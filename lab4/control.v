==> flow/design.v <==
module control (
    input clk_100hz,
    input clk,
    input rst_n,
    input sw_en,
    input pause,
    input clear,
    output reg [2:0] time_sec_h,
    output reg [3:0] time_sec_l,
    output reg [3:0] time_msec_h,
    output reg [3:0] time_msec_l,
    output reg time_out
);
  reg [2:0] time_sec_h_reg;
  reg [3:0] time_sec_l_reg, time_msec_h_reg, time_msec_l_reg;
  always @(posedge clk_100hz or negedge rst_n)
    if (~rst_n) time_msec_l_reg <= 4'b0;
    else if (clear) time_msec_l_reg <= 4'b0;
    else if (sw_en) time_msec_l_reg <= (time_msec_l_reg == 4'd9) ? 4'd0 : time_msec_l_reg + 1;
    else time_msec_l_reg <= time_msec_l_reg;
  always @(posedge clk_100hz or negedge rst_n)
    if (~rst_n) time_msec_h_reg <= 4'b0;
    else if (clear) time_msec_h_reg <= 4'b0;
    else if (sw_en && time_msec_l_reg == 4'd9)
      time_msec_h_reg <= (time_msec_h_reg == 4'd9) ? 4'd0 : time_msec_h_reg + 1;
    else time_msec_h_reg <= time_msec_h_reg;
  always @(posedge clk_100hz or negedge rst_n)
    if (~rst_n) time_sec_l_reg <= 4'b0;
    else if (clear) time_sec_l_reg <= 4'b0;
    else if (sw_en && time_msec_h_reg == 4'd9 && time_msec_l_reg == 4'd9)
      time_sec_l_reg <= (time_sec_l_reg == 4'd9) ? 4'd0 : time_sec_l_reg + 1;
    else time_sec_l_reg <= time_sec_l_reg;
  always @(posedge clk_100hz or negedge rst_n)
    if (~rst_n) time_sec_h_reg <= 3'b0;
    else if (clear) time_sec_h_reg <= 3'b0;
    else if (sw_en && time_sec_l_reg == 4'd9 && time_msec_h_reg == 4'd9 && time_msec_l_reg == 4'd9)
      time_sec_h_reg <= (time_sec_h_reg == 3'd5) ? 3'd0 : time_sec_h_reg + 1;
    else time_sec_h_reg <= time_sec_h_reg;
  always @(posedge clk_100hz or negedge rst_n)
    if (~rst_n) time_msec_l <= 4'b0;
    else if (clear) time_msec_l <= 4'b0;
    else if (pause) time_msec_l <= time_msec_l;
    else time_msec_l <= time_msec_l_reg;
  always @(posedge clk_100hz or negedge rst_n)
    if (~rst_n) time_msec_h <= 4'b0;
    else if (clear) time_msec_h <= 4'b0;
    else if (pause) time_msec_h <= time_msec_h;
    else time_msec_h <= time_msec_h_reg;
  always @(posedge clk_100hz or negedge rst_n)
    if (~rst_n) time_sec_l <= 4'b0;
    else if (clear) time_sec_l <= 4'b0;
    else if (pause) time_sec_l <= time_sec_l;
    else time_sec_l <= time_sec_l_reg;
  always @(posedge clk_100hz or negedge rst_n)
    if (~rst_n) time_sec_h <= 3'b0;
    else if (clear) time_sec_h <= 3'b0;
    else if (pause) time_sec_h <= time_sec_h;
    else time_sec_h <= time_sec_h_reg;
  always @(posedge clk_100hz or negedge rst_n)
    if (~rst_n) time_out <= 1'b0;
    else if ((time_sec_h_reg == 5 && time_sec_l_reg == 9 && time_msec_h_reg == 9 && time_msec_l_reg == 9) || clear)
      time_out <= 1'b0;
    else if (time_sec_h_reg == 1 && time_sec_l_reg == 0 && time_msec_h_reg == 0 && time_msec_l_reg == 0)
      time_out <= 1'b1;
    else time_out <= time_out;
endmodule
## Step by step through the tools: control

Tool output for the design above, in the order of the flow.
Lines are those of the file above, counted from 1.
Operators carry their Yosys type and port widths (W data, S select, Z words).
Library cell names are shortened.
The mark -- stands for no value.

| set-up | value |
|---|---|
| top module | control |
| clock input | clk_100hz |
| cell library | sky130hd |
| corner | tt_025C_1v80 |

## Elaborated design

Yosys after proc, flatten, opt, wreduce and memory -nomap, before mapping. Memory bits, and registers merged into a memory's read port (data or address), are not among the register bits. Print and check cells are not counted. Equal cells are merged and count once.

| storage and ports | value |
|---|---|
| bits in registers | 31 |
| input bits | 6 |

| cells by class | value |
|---|---|
| add/sub/neg operators | 4 |
| equality and inequality tests | 6 |
| multiplexer cells | 22 |
| reduce/logical cells | 21 |

Operator list:

| kind | number |
|---|---|
| $mux W4 | 15 |
| $mux W3 | 5 |
| $logic_and A1 B1 Y1 | 12 |
| $add A4 B1 Y4 const B | 3 |
| $eq A4 B4 Y1 const B | 3 |
| $logic_not A4 Y1 | 3 |
| $reduce_bool A2 Y1 | 5 |
| $add A3 B1 Y3 const B | 1 |
| $eq A3 B1 Y1 const B | 1 |
| $eq A3 B3 Y1 const B | 1 |
| $ne A2 B1 Y1 const B | 1 |
| $mux W1 | 2 |
| $logic_or A1 B1 Y1 | 1 |

## Longest topological paths

Longest topological path by Yosys (ltp), each cell counted once; first at word level (registers and memories cut), then after technology mapping (sequential cells cut; the memories' decode and read muxes count).

| logic depth | value |
|---|---|
| depth in word-level cells | 6 |
| ABC_AREA | 0 |
| mapped depth | 6 |

## Netlist

Source: synth_stat.txt of the flow (Yosys; design flattened, memories mapped). It holds for the ABC_AREA given above (unset counts as 0); a run with the other value may have another netlist.

Cells by type:

| cell type | number | area in all (um2) |
|---|---|---|
| dfrtp_1 | 31 | 775.744 |
| mux2i_1 | 17 | 170.163 |
| nor2_1 | 28 | 105.101 |
| ha_1 | 3 | 37.536 |
| nand4_1 | 5 | 31.28 |
| xnor2_1 | 3 | 26.275 |
| xor2_1 | 3 | 26.275 |
| a21oi_1 | 5 | 25.024 |
| o21ai_0 | 4 | 20.019 |
| nor3b_4 | 1 | 18.768 |
| and3b_1 | 2 | 17.517 |
| nand3_4 | 1 | 17.517 |
| buf_2 | 3 | 15.014 |
| clkbuf_1 | 4 | 15.014 |
| inv_1 | 4 | 15.014 |
| nand2_1 | 4 | 15.014 |
| nand3_1 | 3 | 15.014 |
| and4bb_2 | 1 | 12.512 |

Not listed: further types 18, cells in them 21.

| synthesis totals | value |
|---|---|
| standard cells after synthesis | 143 |
| mapped area | 1515.2 um2 |
| sequential part of the area | 775.7 um2 |
| flip-flops | 31 |

## Path before layout

Source: OpenSTA report_checks on the synthesized netlist (no wires, ideal clock, input and output delay 20% of the period each), path of least setup slack; recovery checks are left aside. Register names are those of the netlist, which keeps one name where synthesis merged equal registers.

| timing after synthesis | value |
|---|---|
| path kind | register to register |
| start point | register time_msec_l_reg[1] |
| end point | register time_sec_h_reg[2] |
| clock period | 1.96 ns |
| launch time at the first pin | 0.000 ns |
| arrival | 1.538 ns |
| data required time | 1.833 ns |
| setup slack | 0.295 ns |
| delay of the path | 1.665 ns |
| stages on the path | 6 |
| buffers on the path | 1 |
| period reached after synthesis | 1.665 ns |

"delay of the path" = arrival - input delay + setup time.
"stages on the path" counts driving pins, that of a launching flip-flop among them; a cell with two outputs on the path counts twice.
"period reached after synthesis" is the clock period less the worst setup slack; recovery checks do not enter. This is arithmetic on one report: input and output delays are still those of the set period (20% each).
The rows between start and end are the longest chain of elaborated cells between them; the timing report does not say that the signal goes this way. Where chains are equally long, one stands for them.
Each line given opens the expression or statement behind the cell; cells for indexed reads and writes are added by Yosys, which also makes memories of some case tables.
A register here has more assigning lines than the two given.

| on the way, after synthesis | value |
|---|---|
| cells stage by stage | dfrtp_1 -> buf_2 -> nor3b_4 -> and2_2 -> and3_1 -> mux2_1 |
| cells in the longest elaborated chain | 4 |
| elaborated cells between the ends (all ways) | 5 |
| classes of those cells | eq/ne (1); mux (2); reduce/logical (2) |

RTL lines, path after synthesis:

| element | RTL line | RTL |
|---|---|---|
| from (decl) | 15 | `reg [3:0] time_sec_l_reg, time_msec_h_reg, time_msec_l_reg;` |
| from (assign) | 19 | `else if (sw_en) time_msec_l_reg <= (time_msec_l_reg == 4'd9) ? 4'd0 : time_msec_l_reg + 1;` |
| from (assign) | 20 | `else time_msec_l_reg <= time_msec_l_reg;` |
| $eq A4 B4 Y1 | 36 | `else if (sw_en && time_sec_l_reg == 4'd9 && time_msec_h_reg == 4'd9 && time_msec_l_reg == 4'd9)` |
| $logic_and A1 B1 Y1 | 36 |  |
| $mux W3 | 36 |  |
| $mux W3 | 35 | `else if (clear) time_sec_h_reg <= 3'b0;` |
| to (assign) | 37 | `time_sec_h_reg <= (time_sec_h_reg == 3'd5) ? 3'd0 : time_sec_h_reg + 1;` |
| to (assign) | 38 | `else time_sec_h_reg <= time_sec_h_reg;` |
| to (decl) | 14 | `reg [2:0] time_sec_h_reg;` |

## Timing after layout

From the final timing report of record 1: the path of least setup slack in the routed layout; clock arrival at registers is part of the times.

| timing after layout | value |
|---|---|
| path kind | input to register |
| start point | input port sw_en |
| end point | register time_sec_h_reg[2] |
| clock period | 2.64 ns |
| input delay | 0.53 ns |
| launch time at the first pin | 0.53 ns |
| arrival | 2.04 ns |
| data required time | 2.81 ns |
| setup slack | 0.77 ns |
| stages on the path | 5 |
| buffers on the path | 1 |

The rows between start and end are the longest chain of elaborated cells between them; the timing report does not say that the signal goes this way. Where chains are equally long, one stands for them.
A register here has more assigning lines than the two given.

| on the way, after layout | value |
|---|---|
| cells stage by stage | clkdlybuf4s50_1 -> and2_0 -> and2_2 -> and3_1 -> mux2_1 |
| cells in the longest elaborated chain | 5 |
| elaborated cells between the ends (all ways) | 6 |
| source lines of those cells | 2 |
| classes of those cells | mux (2); reduce/logical (4) |

RTL lines, path after layout:

| element | RTL line | RTL |
|---|---|---|
| from (decl) | 5 | `input sw_en,` |
| $logic_and A1 B1 Y1 (3 in a row) | 36 | `else if (sw_en && time_sec_l_reg == 4'd9 && time_msec_h_reg == 4'd9 && time_msec_l_reg == 4'd9)` |
| $mux W3 | 36 |  |
| $mux W3 | 35 | `else if (clear) time_sec_h_reg <= 3'b0;` |
| to (assign) | 37 | `time_sec_h_reg <= (time_sec_h_reg == 3'd5) ? 3'd0 : time_sec_h_reg + 1;` |
| to (assign) | 38 | `else time_sec_h_reg <= time_sec_h_reg;` |
| to (decl) | 14 | `reg [2:0] time_sec_h_reg;` |

2 stored runs of control in the flow (synthesis by Yosys, layout by OpenROAD, sky130hd cells), in arbitrary order. Constraints: input delay and output delay 20% of the set period each, output load 0.01 pF.
"clock period reached" = clock period - worst setup slack. The figure is calculated, with input and output delays left at 20% of the set period.
"critical path time": the worst setup path's part of the clock period (all of it between registers, 20% less for each end at a port) less its slack. A launch clock that arrives late makes it longer, a capture clock that arrives late makes it shorter.
"overall power" is the tool's figure for a default switching activity; nothing was simulated.
A setting shown as - is not set for that run.

| run name | period_ns | CORE_UTILIZATION | PLACE_DENSITY | CELL_PAD_IN_SITES_GLOBAL_PLACEMENT | CTS_CLUSTER_DIAMETER | CAP_MARGIN | CORE_MARGIN | SLEW_MARGIN | SETUP_SLACK_MARGIN | CORE_ASPECT_RATIO | GPL_TIMING_DRIVEN | CTS_CLUSTER_SIZE | utilization after routing | clock period reached (ns) | worst setup slack after layout (ns) | total negative slack (ns) | standard-cell area of the final layout (um2) | die footprint (um2) | area of the synthesized netlist (um2) | critical path time (ns) | worst setup path type | overall power (uW) | final worst hold slack (ns) |
|---|---|---|---|---|---|---|---|---|---|---|---|---|---|---|---|---|---|---|---|---|---|---|---|
| record 1 | 2.64 | 19 | 0.76 | 3 | 373 | 20 | 2 | 20 | - | - | - | - | 0.254 | 1.872 | 0.768 | 0.000 | 1965.6 | 8704.9 | 1515.2 | 1.34 | input to register | 957.5 | 0.522 |
| record 2 | 2.99 | 42 | 0.46 | 2 | 277 | 20 | 5 | 10 | 0.34 | 0.63 | 1 | 41 | 0.537 | 1.914 | 1.076 | 0.000 | 1874.3 | 4941.0 | 1515.2 | 1.32 | input to register | 835.8 | 0.521 |
